==> flow/design.v <==
module CLK_DIV #( 
 parameter RATIO_WD = 8 
)
(
	input  wire		           i_ref_clk,     
	input  wire		           i_rst_n,
	input  wire		  		   i_clk_en,
	input  wire [RATIO_WD-1:0] i_div_ratio, 
	output wire                o_div_clk
);
wire       clk_div_en; 
wire       odd;
wire [7:0] half_count;
wire [7:0] full_count;
reg [7:0] counter;
reg       flag;
reg       div_clk_reg;
assign odd = i_div_ratio[0];
assign half_count = i_div_ratio >> 1;
assign full_count = i_div_ratio - half_count;
assign clk_div_en = i_clk_en && (i_div_ratio > 1);
assign o_div_clk = (clk_div_en && i_rst_n) ? div_clk_reg : i_ref_clk;
always @(posedge i_ref_clk or negedge i_rst_n) 
begin
	if(!i_rst_n) 
	begin
		div_clk_reg <= 0;
		flag        <= 0;
		counter     <= 8'b0;
	end else
	if (clk_div_en) 
	begin
		if (!odd && counter == half_count-1) 
		begin
			div_clk_reg <= ! div_clk_reg;
			flag        <= ! flag;
			counter     <= 8'b0;
		end else
		if (odd && ((counter == half_count-1 && flag) || (counter == full_count-1 && !flag))) 
		begin
			div_clk_reg <= ! div_clk_reg;
			flag        <= ! flag;
			counter     <= 8'b0;
		end else 
		begin
			counter <= counter + 1;
		end 
	end else
	begin
		div_clk_reg <= 0;
		flag        <= 0;
		counter     <= 8'b0;
	end
end
endmodule
Step by step through the tools: CLK_DIV

The steps from the RTL of CLK_DIV to its reports follow in flow order.
Lines are those of the file above, counted from 1.
Cell names lack the library's common part.
The mark n/a stands for no value.

Top: CLK_DIV
Clock port: i_ref_clk
Library: sky130hd
Corner: tt_025C_1v80

Word-level counts

Source: Yosys, flattened and elaborated, memories not mapped. Widths are those after wreduce. Registers that Yosys merges into a memory's read port (data or address) are not register bits. Print and check cells do not count. Equal cells are merged and count once.

Output and inout bits: 1
Input port bits: 11
Word-level cells: 31
Register bits after elaboration: 10

Eq/ne operators: 3
Mux-type cells: 10
Magnitude comparators: 1
Add/subtract/negate cells: 4
Reduce/logical cells: 10

Operators by type and width:

| operator                                    | number |
| == test 8 x 32 -> 1 bit                     | 2 |
| 2-to-1 mux 8 bit                            | 3 |
| subtractor 8 x 1 -> 9 bit with constant B   | 1 |
| subtractor 7 x 1 -> 8 bit with constant B   | 1 |
| adder 8 x 1 -> 8 bit with constant B        | 1 |
| > comparator 8 x 1 -> 1 bit with constant B | 1 |
| subtractor 8 x 7 -> 8 bit                   | 1 |
| 2-to-1 mux 1 bit                            | 7 |
| logical AND 1 bit                           | 6 |
| zero test 1 bit                             | 3 |
| != test 3 x 1 -> 1 bit with constant B      | 1 |
| logical OR 1 bit                            | 1 |

Longest topological paths

Longest topological path by Yosys (ltp), each cell counted once; first at word level (registers and memories cut), then after technology mapping (sequential cells cut; the memories' decode and read muxes count).

Depth in word-level cells: 9
ABC_AREA: 0
Depth in mapped cells: 12

Mapped cells and area

The flow's flattened synthesis, as Yosys stat reports it; memories are mapped. The netlist is that of the ABC_AREA named above (0 if unset); the other value can give another one.
The area totals of this step are shown rounded.

Standard cells after synthesis: 166
Mapped area: 0.001468 mm^2
Sequential part of the area: 0.0002502 mm^2
Flip-flops: 10

Cells by type:

| cell     | number |
| dfrtp_1  | 10 |
| ha_1     | 19 |
| xnor2_1  | 18 |
| xor2_1   | 7 |
| nor2_1   | 14 |
| inv_1    | 12 |
| xnor3_1  | 2 |
| nand2_1  | 11 |
| nor2b_1  | 5 |
| mux2_4   | 2 |
| and4_1   | 3 |
| nand3_1  | 5 |
| o21ai_0  | 5 |
| nor4b_4  | 1 |
| fa_1     | 1 |
| nor3_1   | 4 |
| and3_1   | 3 |
| nand2b_1 | 3 |

Other cell types: 33; their cells: 41.

==> runs of CLK_DIV <==
CLK_DIV through Yosys and OpenROAD on sky130hd: 2 stored runs, unordered, with their settings and measured results. The constraints put input and output delay at 20% of the set period each and load the outputs with 0.01 pF.
The measured numbers are rounded.
A setting shown as . is not set for that run.

| item                                          | run A    | run B    |
| period_ns                                     | 2.41     | 2.34     |
| CORE_UTILIZATION                              | 33       | 30       |
| PLACE_DENSITY_LB_ADDON                        | 0.19     | 0.2      |
| CORE_ASPECT_RATIO                             | 0.63     | 1.89     |
| CORE_MARGIN                                   | 2        | 6        |
| ABC_AREA                                      | 0        | 0        |
| GPL_ROUTABILITY_DRIVEN                        | 1        | .        |
| CTS_CLUSTER_DIAMETER                          | 82       | .        |
| CAP_MARGIN                                    | 35       | 20       |
| MAX_ROUTING_LAYER                             | met4     | met5     |
| SLEW_MARGIN                                   | 20       | 20       |
| SETUP_SLACK_MARGIN                            | .        | -0.18    |
| GPL_TIMING_DRIVEN                             | .        | 1        |
| CTS_CLUSTER_SIZE                              | .        | 73       |
| worst slack on setup checks (ns)              | -0.298   | -0.328   |
| mapped cell area after synthesis (mm^2)       | 0.001468 | 0.001468 |
| utilization after layout                      | 0.587    | 0.507    |
| overall die area (mm^2)                       | 0.005011 | 0.0068   |
| total negative slack on setup checks (ns)     | -2.358   | -2.571   |
| standard-cell area of the final layout (mm^2) | 0.00254  | 0.002351 |
